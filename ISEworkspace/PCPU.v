==> flow/design.v <==
`timescale 1ns / 1ps
module ALU(
	input [3:0] opcode,
	input [15:0] operandA,
	input [15:0] operandB,
	output reg [15:0] ALUo,
	output reg [2:0] flags
);
	always @(opcode or operandA or operandB) begin
		case(opcode)
			4'b0001: begin ALUo = operandA & operandB; flags[0] = 0; end
			4'b0000: begin ALUo = operandA | operandB; flags[0] = 0; end
			4'b0010: begin ALUo = ~operandA; flags[0]= 0; end
			4'b0011: begin ALUo = operandA ^ operandB; flags[0] = 0; end
			4'b0100: {flags[0], ALUo} = operandA + operandB;
			4'b0101: {flags[0], ALUo} = operandA + operandB + 1'b1;
			4'b0110: {flags[0], ALUo} = operandA - operandB;
			4'b0111: {flags[0], ALUo} = operandA - operandB - 1'b1;
			4'b1000: begin ALUo = operandA << operandB[4:0]; flags[0] = 0; end
			4'b1010: begin ALUo = {operandA[15], operandA[14:0] <<< operandB[3:0]}; flags[0] = 0; end
			4'b1001: begin ALUo = operandA >> operandB[4:0]; flags[0] = 0; end
			4'b1011: begin ALUo = $signed(operandA) >>> operandB[4:0]; flags[0] = 0; end
			default: begin ALUo = operandA & operandB; flags[0] = 0; end
		endcase
	end
	always @(ALUo) begin
		flags[2] = ALUo[15];
		flags[1] = ALUo == 16'd0;
	end
endmodule
`timescale 1ns / 1ps
module PCPU(
	input clock,
	input [15:0] d_datain,
	input enable,
	input [15:0] i_datain,
	input reset,
	input [3:0] select_y,
	input start,
	output [7:0] d_addr,
	output [15:0] d_dataout,
	output d_we,
	output [7:0] i_addr,
	output reg [15:0] y,
	input show_gr
);
	reg [7:0] pc;
	reg [15:0] id_ir, ex_ir, mem_ir, wb_ir;
	reg [15:0] reg_A, reg_B, reg_C, reg_C1;
	reg [15:0] smdr, smdr1;
	reg [2:0] flags;  
	reg dw;
	wire [15:0] w_ALUo;
	wire [2:0] w_flags;
	assign d_dataout = smdr1;
	assign d_we = dw;
	assign d_addr = reg_C[7:0];
	assign i_addr = pc;
	reg state, next_state;
	always @(posedge clock) begin
		if (reset)
			state <= 1'b0;
		else
			state <= next_state;
	end
	always @(*) begin
		case (state)
			1'b0 : 
				if ((enable == 1'b1) 
				&& (start == 1'b1))
					next_state = 1'b1;
				else    
					next_state = 1'b0;
			1'b1 :
				if ((enable == 1'b0)
				|| wb_ir[15:11] == 5'b00001)
					next_state = 1'b0;
				else
					next_state = 1'b1;
		endcase
	end
	reg [15:0] gr[0:7];
	always @(posedge clock or posedge reset) begin
		if (reset) begin
			gr[0] <= 0; gr[1] <= 0; gr[2] <= 0; gr[3] <= 0;
			gr[4] <= 0; gr[5] <= 0; gr[6] <= 0; gr[7] <= 0;
		end else if (state ==1'b1) begin
			case(wb_ir[15:11])
				5'b00010, 5'b10000, 5'b10100,
				5'b01000, 5'b01001, 5'b10001,
				5'b01010, 5'b01011, 5'b10010, 
				5'b10011, 5'b01101, 5'b01110, 5'b01111,
				5'b00100, 5'b00110, 5'b00101, 5'b00111:
					gr[wb_ir[10:8]] <= reg_C1;
			endcase
		end
	end
	wire w_data_miss;
	DetectLoadDataMiss pcpu_dldm_id(
		.peek_ir(i_datain),
		.prev_ir(id_ir),
		.miss(w_data_miss)
	);
	reg pc_jump;
	always @(*) begin
		case(mem_ir[15:11])
			5'b11000,
			5'b11001: pc_jump = 1'b1;
			5'b11010: pc_jump = (flags[1] == 1'b1) ? 1'b1 : 1'b0;
			5'b11011: pc_jump = (flags[1] == 1'b0) ? 1'b1 : 1'b0;
			5'b11100: pc_jump = (flags[2] == 1'b1) ? 1'b1 : 1'b0;
			5'b11101: pc_jump = (flags[2] == 1'b0) ? 1'b1 : 1'b0;
			5'b11110: pc_jump = (flags[0] == 1'b1) ? 1'b1 : 1'b0;
			5'b11111: pc_jump = (flags[0] == 1'b0) ? 1'b1 : 1'b0;
			default: pc_jump = 1'b0;
		endcase
	end
	always @(posedge clock or posedge reset) begin
		if (reset) begin
			id_ir <= 16'b0000_0000_0000_0000;
			pc <= 8'b0000_0000;
		end else if (state ==1'b1) begin
			id_ir <= (pc_jump || w_data_miss) ? {5'b00000, 11'd0} : i_datain;
			if (pc_jump) begin
				pc <= reg_C[7:0];
			end else begin
				if (wb_ir[15:11] != 5'b00001 && !w_data_miss)
					pc <= pc + 1'b1;
			end
		end
	end
	wire [3:0] w_rgra [1:2];
	wire [2:0] w_dirty [0:2];
	DetectWBData pcpu_dwbd_ex_0(
		.gra(id_ir[10:8]),
		.prev_ir(ex_ir),
		.dirty(w_dirty[0][0])
	);
	DetectWBData pcpu_dwbd_mem_0(
		.gra(id_ir[10:8]),
		.prev_ir(mem_ir),
		.dirty(w_dirty[0][1])
	);
	DetectWBData pcpu_dwbd_wb_0(
		.gra(id_ir[10:8]),
		.prev_ir(wb_ir),
		.dirty(w_dirty[0][2])
	);
	ParseReadGR pcpu_parseRGR(
		.ir(id_ir),
		.gra1(w_rgra[1]),
		.gra2(w_rgra[2])
	);
	DetectWBData pcpu_dwbd_ex_1(
		.gra(w_rgra[1][2:0]),
		.prev_ir(ex_ir),
		.dirty(w_dirty[1][0])
	);
	DetectWBData pcpu_dwbd_mem_1(
		.gra(w_rgra[1][2:0]),
		.prev_ir(mem_ir),
		.dirty(w_dirty[1][1])
	);
	DetectWBData pcpu_dwbd_wb_1(
		.gra(w_rgra[1][2:0]),
		.prev_ir(wb_ir),
		.dirty(w_dirty[1][2])
	);
	DetectWBData pcpu_dwbd_ex_2(
		.gra(w_rgra[2][2:0]),
		.prev_ir(ex_ir),
		.dirty(w_dirty[2][0])
	);
	DetectWBData pcpu_dwbd_mem_2(
		.gra(w_rgra[2][2:0]),
		.prev_ir(mem_ir),
		.dirty(w_dirty[2][1])
	);
	DetectWBData pcpu_dwbd_wb_2(
		.gra(w_rgra[2][2:0]),
		.prev_ir(wb_ir),
		.dirty(w_dirty[2][2])
	);
	always @(posedge clock or posedge reset) begin
		if (reset) begin
			ex_ir <= 16'd0;
		end else if (state ==1'b1) begin
			ex_ir <= pc_jump ? {5'b00000, 11'd0} : id_ir;
			if (id_ir[15:11] == 5'b00011) begin
			   if (w_dirty[0][0])
					smdr <= w_ALUo;
				else if (w_dirty[0][1])
					smdr <= reg_C;
				else if (w_dirty[0][2])
					smdr <= reg_C1;
				else
					smdr <= gr[id_ir[10:8]];
			end
			if (w_rgra[1][3]) begin
				case(w_rgra[1][2:0])
					3'b000: reg_A <= 16'd0;
					3'b001: reg_A <= id_ir[3:0];
					3'b010: reg_A <= id_ir[7:4];
					3'b011: reg_A <= id_ir[7:0];
					3'b111: reg_A <= {id_ir[7:0], 8'd0};
				endcase
			end else begin
				if (w_dirty[1][0])
					reg_A <= w_ALUo;
				else if (w_dirty[1][1])
					reg_A <= mem_ir[15:11] == 5'b00010 ? d_datain : reg_C;
				else if (w_dirty[1][2])
					reg_A <= reg_C1;
				else
					reg_A <= gr[w_rgra[1][2:0]];
			end
			if (w_rgra[2][3]) begin
				case(w_rgra[2][2:0])
					3'b000: reg_B <= 16'd0;
					3'b001: reg_B <= id_ir[3:0];
					3'b010: reg_B <= id_ir[7:4];
					3'b011: reg_B <= id_ir[7:0];
					3'b111: reg_B <= {id_ir[7:0], 8'd0};
				endcase
			end else begin
				if (w_dirty[2][0])
					reg_B <= w_ALUo;
				else if (w_dirty[2][1])
					reg_B <= mem_ir[15:11] == 5'b00010 ? d_datain : reg_C;
				else if (w_dirty[2][2])
					reg_B <= reg_C1;
				else
					reg_B <= gr[w_rgra[2][2:0]];
			end
		end
	end
	wire strAfterLd =
		ex_ir[15:11] == 5'b00011 &&
		mem_ir[15:11] == 5'b00010 &&
		ex_ir[10:8] == mem_ir[10:8];
	wire updateZFNF =
		!(ex_ir[15:11] == 5'b11100 || ex_ir[15:11] == 5'b11101 ||
			ex_ir[15:11] == 5'b11010 || ex_ir[15:11] == 5'b11011 ||
			ex_ir[15:11] == 5'b11110 || ex_ir[15:11] == 5'b11111);
	wire updateCF = 
		ex_ir[15:11] == 5'b01000  || ex_ir[15:11] == 5'b01010 ||
		ex_ir[15:11] == 5'b01001 || ex_ir[15:11] == 5'b01011 ||
		ex_ir[15:11] == 5'b10001 || ex_ir[15:11] == 5'b10010;
	wire dwCondition =
		mem_ir[15:11] != 5'b00001 &&
		wb_ir[15:11] != 5'b00001 &&
		!pc_jump && ex_ir[15:11] == 5'b00011;
	always @(posedge clock or posedge reset) begin
		if (reset) begin
			mem_ir <= 16'd0;
		end else if (state ==1'b1) begin
			mem_ir <= pc_jump ? {5'b00000, 11'd0} : ex_ir;
			reg_C <= w_ALUo;
			if (updateZFNF) begin
				flags[2:1] <= w_flags[2:1];
				if (updateCF)
					flags[0] <= w_flags[0];
			end
			smdr1 <= strAfterLd ? d_datain : smdr;
			if (dwCondition)
				dw <= 1'b1;
			else
				dw <= 1'b0;
		end
	end
	always @(posedge clock or posedge reset) begin
		if (reset) begin
			wb_ir <= 16'd0;
		end else if (state ==1'b1) begin
			if (wb_ir[15:11] != 5'b00001)
				wb_ir <= pc_jump ? {5'b00000, 11'd0} : mem_ir;
			if (mem_ir[15:11] == 5'b00010)
				reg_C1 <= d_datain;
			else
				reg_C1 <= reg_C;
		end
	end
	reg [3:0] ALUop;
	always @(ex_ir or flags) begin
		case(ex_ir[15:11])
			5'b00010,5'b00011,5'b10000,5'b11010,5'b11011,
			5'b11100,5'b11101,5'b11110,5'b11111,5'b01000,
			5'b01001: ALUop = 4'b0100;
			5'b10001: ALUop = flags[0] == 1'b1 ? 4'b0101 : 4'b0100;
			5'b01010, 5'b01011,
			5'b01100: ALUop = 4'b0110;
			5'b10010: ALUop = flags[0] == 1'b1 ? 4'b0111 : 4'b0110;
			5'b01101: ALUop = 4'b0001;
			5'b01111: ALUop = 4'b0011;
			5'b10011: ALUop = 4'b0010;
			5'b00100: ALUop = 4'b1000;
			5'b00110: ALUop = 4'b1010;
			5'b00101: ALUop = 4'b1001;
			5'b00111: ALUop = 4'b1011;
			 default: ALUop = 4'b0000;
		endcase
	end
	ALU alu(
		.opcode(ALUop),
		.operandA(reg_A),
		.operandB(reg_B),
		.ALUo(w_ALUo),
		.flags(w_flags)
	);
	always @(*) begin
		if (show_gr == 1'b1) begin
			case (select_y[2:0])
				3'b000: y = gr[0];
				3'b001: y = gr[1];
				3'b010: y = gr[2];
				3'b011: y = gr[3];
				3'b100: y = gr[4];
				3'b101: y = gr[5];
				3'b110: y = gr[6];
				3'b111: y = gr[7];
			endcase
		end else begin
			case (select_y)
				4'd0: y = pc;     
				4'd1: y = id_ir;
				4'd2: y = ex_ir;
				4'd3: y = mem_ir;
				4'd4: y = wb_ir;
				4'd5: y = reg_A;
				4'd6: y = reg_B;
				4'd7: y = reg_C;
				4'd8: y = flags;
				4'd9: y = dw;
				4'd10: y = smdr;
				4'd11: y = smdr1;
				4'd12: y = reg_C1;
				default: y = pc;
			endcase
		end
	end
endmodule
module ParseReadGR(
	input [15:0] ir,
	output reg [3:0] gra1,
	output reg [3:0] gra2
);
	always @(*) begin
		case(ir[15:11])
			5'b00000,
			5'b00001: {gra1, gra2} = {1'b1, 3'd0, 1'b1, 3'd0};
			5'b10000: {gra1, gra2} = {1'b0, ir[10:8], 1'b1, 3'b111};
			5'b11000,5'b10100: {gra1, gra2} = {1'b1, 3'b000, 1'b1, 3'b011};
			5'b10011: {gra1, gra2} = {1'b0, ir[6:4], 1'b1, 3'b000};
			5'b01000,5'b10001,5'b01010,5'b10010,5'b01100,5'b01101,5'b01110,
			5'b01111: {gra1, gra2} = {1'b0, ir[6:4], 1'b0, ir[2:0]};
			5'b01001,5'b01011,5'b11001,5'b11010,5'b11011,5'b11100,5'b11101,5'b11110,
			5'b11111: {gra1, gra2} = {1'b0, ir[10:8], 1'b1, 3'b011};
			5'b00100, 5'b00110, 5'b00101,5'b00111,5'b00010,
			5'b00011: {gra1, gra2} = {1'b0, ir[6:4], 1'b1, 3'b001};
			default: {gra1, gra2} = {1'b1, 3'b000, 1'b1, 3'b000};
		endcase
	end
endmodule
module ParseWriteGR(
	input [15:0] ir,
	output reg [3:0] gra
);
	always @(*) begin
		case(ir[15:11])
			5'b00010,5'b10000,5'b01000,5'b01001,5'b10001,5'b01010,5'b01011,5'b10010,
			5'b01101,5'b01111,5'b01110,5'b10011,5'b00100,5'b00110,5'b00101,5'b00111:
				gra = {1'b0, ir[10:8]};
			default: gra = 4'b1000;
		endcase
	end
endmodule
module DetectLoadDataMiss(
	input [15:0] peek_ir,
	input [15:0] prev_ir,
	output miss
);
	wire nre1, nre2;
	wire [2:0] rgr1, rgr2;
	ParseReadGR l_parseRGR(
		.ir(peek_ir),
		.gra1({nre1, rgr1}),
		.gra2({nre2, rgr2})
	);
	assign miss = 
	(prev_ir[15:11] == 5'b00010 &&
		((!nre1 && prev_ir[10:8] == rgr1) ||
		 (!nre2 && prev_ir[10:8] == rgr2)  
 ) ) ?
	1'b1 : 1'b0;
endmodule
module DetectWBData(
	input [2:0] gra,
	input [15:0] prev_ir,
	output dirty
);
	wire nwe;
	wire [2:0] wgra;
	assign dirty = !nwe && gra == wgra;
	ParseWriteGR wb_parseWGR(
		.ir(prev_ir),
		.gra({nwe, wgra})
	);
endmodule
; ---- Tool chain data of PCPU
; Tool output for the design above, in the order of the flow.
; Lines are those of the file above, counted from 1.
; The mark n/a stands for no value.
[inputs]
design = PCPU
clock = clock
lib = sky130hd
lib_corner = tt_025C_1v80

; ---- Elaborated design
; Counts by Yosys on the flattened word-level netlist (proc, flatten, opt, wreduce). Print and check cells are left out.
[word_totals]
reg_bits = 301
in_bits = 41
elab_cells = 360
[op_classes]
addsub = 5
equal = 193
n_shift = 4
n_mux = 49
logic = 8
reduce_logical = 78
[op_table]
columns = cell, n
row1 = case mux 16 bit (select 8 bit), 4
row2 = 2-to-1 mux 16 bit, 18
row3 = == test 5 bit with constant B, 53
row4 = case mux 16 bit (select 12 bit), 1
row5 = == test 5 x 4 -> 1 bit with constant B, 38
row6 = case mux 16 bit (select 11 bit), 1
row7 = case mux 16 bit (select 5 bit), 2
row8 = == test 5 x 3 -> 1 bit with constant B, 20
row9 = case mux 8 bit (select 6 bit), 2
row10 = == test 3 bit with constant B, 20
row11 = OR reduction 16 bit, 3
row12 = case mux 4 bit (select 11 bit), 1
row13 = == test 5 x 2 -> 1 bit with constant B, 8
row14 = == test 3 bit, 12
row15 = AND reduction 3 bit, 12
row16 = == test 4 bit with constant B, 9
row17 = == test 4 x 3 -> 1 bit with constant B, 8
row18 = == test 3 x 2 -> 1 bit with constant B, 10
row19 = logical AND 1 bit, 19
row20 = OR reduction 9 bit, 2
row21 = adder 16 x 16 -> 17 bit, 1
row22 = subtractor 16 x 16 -> 17 bit, 1
row23 = adder 17 x 1 -> 17 bit with constant B, 1
row24 = subtractor 17 x 1 -> 17 bit with constant B, 1
row25 = OR reduction 17 bit, 1
row26 = AND 16 bit, 1
row27 = bitwise OR 16 bit, 1
row28 = XOR 16 bit, 1
; Other operator kinds: 32; their cells: 86.

; ---- Longest topological paths
; Depth = most cells in a row (Yosys ltp): at word level without a register or memory, in the mapped netlist without a sequential cell, where the memories' decode and read muxes count.
[logic_depth]
ltp_word = 12
ABC_AREA = 0
mapped_depth = 15
mapped_depth_nobuf = 15

; ---- Netlist
; The flow's flattened synthesis, as Yosys stat reports it; memories are mapped. The netlist is that of the ABC_AREA named above (0 if unset); the other value can give another one.
; The area totals of this step are shown rounded.
[by_type]
columns = cell, n, type_area_um2
row1 = sky130_fd_sc_hd__dfrtp_1, 200, 5004.8
row2 = sky130_fd_sc_hd__edfxtp_1, 100, 3002.88
row3 = sky130_fd_sc_hd__mux2_2, 185, 2.08E+03
row4 = sky130_fd_sc_hd__mux4_2, 51, 1.15E+03
row5 = sky130_fd_sc_hd__nand2_1, 285, 1.07E+03
row6 = sky130_fd_sc_hd__nor2_1, 254, 953.414
row7 = sky130_fd_sc_hd__o21ai_0, 190, 950.912
row8 = sky130_fd_sc_hd__a21oi_1, 162, 810.778
row9 = sky130_fd_sc_hd__mux2i_1, 78, 780.749
row10 = sky130_fd_sc_hd__ha_1, 56, 700.672
row11 = sky130_fd_sc_hd__clkbuf_1, 186, 698.17
row12 = sky130_fd_sc_hd__nand3_1, 113, 565.542
row13 = sky130_fd_sc_hd__xnor2_1, 51, 446.678
row14 = sky130_fd_sc_hd__a22oi_1, 52, 390.374
row15 = sky130_fd_sc_hd__inv_1, 100, 375.36
row16 = sky130_fd_sc_hd__a221oi_1, 37, 324.061
row17 = sky130_fd_sc_hd__a211oi_1, 41, 307.795
row18 = sky130_fd_sc_hd__o22ai_1, 46, 287.776
; Not listed: further types 88, cells in them 714.
[synth_totals]
stdcells = 2901
mapped_area_um2 = 25300
sequential_area_um2 = 8030
flip_flops = 301
buffers = 260
; By module: a second synthesis without flattening, with its own total; a netlist apart from the flattened one above.
[hier_totals]
hier_cells = 3021
area_unflattened_um2 = 26900
; Each row is one instance without its submodules.
[by_module]
columns = mod, instances, cells, mod_area_um2, seq_area_um2
row1 = PCPU, 1, 2002, 19800, 8030
row2 = ALU, 1, 791, 5370, 0.0
row3 = ParseWriteGR, 9, 11, 77.6, 0.0
row4 = ParseReadGR, 2, 41, 290, 0.0
row5 = DetectWBData, 9, 4, 38.8, 0.0
row6 = DetectLoadDataMiss, 1, 11, 90.1, 0.0

; ---- Worst setup path after synthesis
; OpenSTA on the mapped netlist: ideal clock, no wires. The path of least setup slack (recovery checks aside). Input and output delay are each 20% of the period. Register names are those of the netlist, which keeps one name where synthesis merged equal registers.
[synth_path]
path_kind = input to register
start = input reset
end = register flags[1]
clock_period_ns = 5.83
setup_ns = 0.315
launch_ns = 1.166
arrival_time_ns = 5.900
t_required_ns = 5.515
path_slack_ns = -0.386
delay_ns = 5.049
driving_pins = 2
synth_period_reached_ns = 6.216
; "delay_ns" = arrival - input delay + setup time.
; "driving_pins": output pins that drive a net of the path, with the launching flip-flop's if there is one; two outputs of one cell count as two.
; "synth_period_reached_ns" is the clock period less the worst setup slack; recovery checks do not enter. This is arithmetic on one report: input and output delays are still those of the set period (20% each).
; Between the ends stands the longest chain of elaborated cells between them, by number of cells; it is not shown to be the way that was timed. Of several equally long chains one is given.
; A line is the first line of the expression or statement that the cell stems from. Yosys adds cells for indexed reads and writes and turns some case tables into memories.
[synth_between]
path_cell_list = sky130_fd_sc_hd__inv_1 sky130_fd_sc_hd__and3_1
elab_chain_len = 2
[synth_rtl]
columns = item, line_no
row1 = "start, declared", 37  ; input reset,
row2 = inverter 1 bit, n/a
row3 = AND reduction 3 bit, n/a
row4 = "end, assigned", 260  ; flags[2:1] <= w_flags[2:1];
row5 = "end, declared", 51  ; reg [2:0] flags;

; ---- Timing after layout
; Path of least setup slack in the final report of stored run 1 (OpenROAD, finished layout, wires in). Where an end is a register, its clock arrival counts in the times.
[layout_path]
path_kind = input to output
start = input select_y[1]
end = output y[12]
clock_period_ns = 6.95
launch_ns = 1.39
arrival_time_ns = 4.15
t_required_ns = 5.56
path_slack_ns = 1.41
driving_pins = 11
; Between the ends stands the longest chain of elaborated cells between them, by number of cells; it is not shown to be the way that was timed. Of several equally long chains one is given.
[layout_between]
path_cell_list = sky130_fd_sc_hd__buf_4 sky130_fd_sc_hd__inv_1 sky130_fd_sc_hd__buf_4 sky130_fd_sc_hd__nand2_2 sky130_fd_sc_hd__nor2_4 sky130_fd_sc_hd__buf_4 sky130_fd_sc_hd__a222oi_1 sky130_fd_sc_hd__nand3_1 sky130_fd_sc_hd__a211oi_2 sky130_fd_sc_hd__a31oi_1 sky130_fd_sc_hd__clkdlybuf4s50_1
elab_chain_len = 3
[layout_rtl]
columns = item, line_no
row1 = "start, declared", 38  ; input [3:0] select_y,
row2 = == test 4 bit, 323  ; case (select_y)
row3 = case mux 16 bit (select 12 bit), 323
row4 = 2-to-1 mux 16 bit, 311  ; if (show_gr == 1'b1) begin
row5 = "end, declared", 44  ; output reg [15:0] y,

; Below are 2 stored runs of the flow (Yosys, OpenROAD; platform sky130hd) on PCPU, each with its settings and what was measured, unordered. Constraints: input delay and output delay 20% of the set period each, output load 0.01 pF.
; "achievedPeriod_ns" is the run's clock period less its worst setup slack. It is reckoned from that one timing run; input and output delays stay at 20% of the period that was set.
; "worst_path_allowed_less_slack_ns" is the time allowed to the run's worst setup path (the clock period less input and output delay, where it has them) less its slack. Clock arrival times count: a late capture clock shortens it, a late launch clock lengthens it.
; "power_w": no workload was simulated; the value follows from the tool's default switching activity.
; Results are given in rounded form.

[stored run 1: settings]
period_ns = 6.95
CORE_UTILIZATION = 32
SETUP_SLACK_MARGIN = 1.44
PLACE_DENSITY = 0.83
CTS_CLUSTER_SIZE = 38
CTS_CLUSTER_DIAMETER = 137
SLEW_MARGIN = 10
MIN_ROUTING_LAYER = met1
MAX_ROUTING_LAYER = met4
CAP_MARGIN = 20
CORE_MARGIN = 2
[stored run 1: results]
timing.hold.ws_ns = 0.520
dieArea_um2 = 81400
final_util_pct = 35.3
achievedPeriod_ns = 5.537
worst_path_allowed_less_slack_ns = 2.76
path_kind = input to output
power_w = 0.00958
synth_chip_area_um2 = 25300
ws_setup_ns = 1.41

[stored run 2: settings]
period_ns = 6.36
CORE_UTILIZATION = 66
CAP_MARGIN = 20
CORE_MARGIN = 2
SLEW_MARGIN = 20
[stored run 2: results]
dieArea_um2 = 40000
worst_path_allowed_less_slack_ns = 3.22
path_kind = input to output
power_w = 0.0117
final_util_pct = 73.7
ws_setup_ns = 0.592
synth_chip_area_um2 = 25300
achievedPeriod_ns = 5.768
timing.hold.ws_ns = 0.544
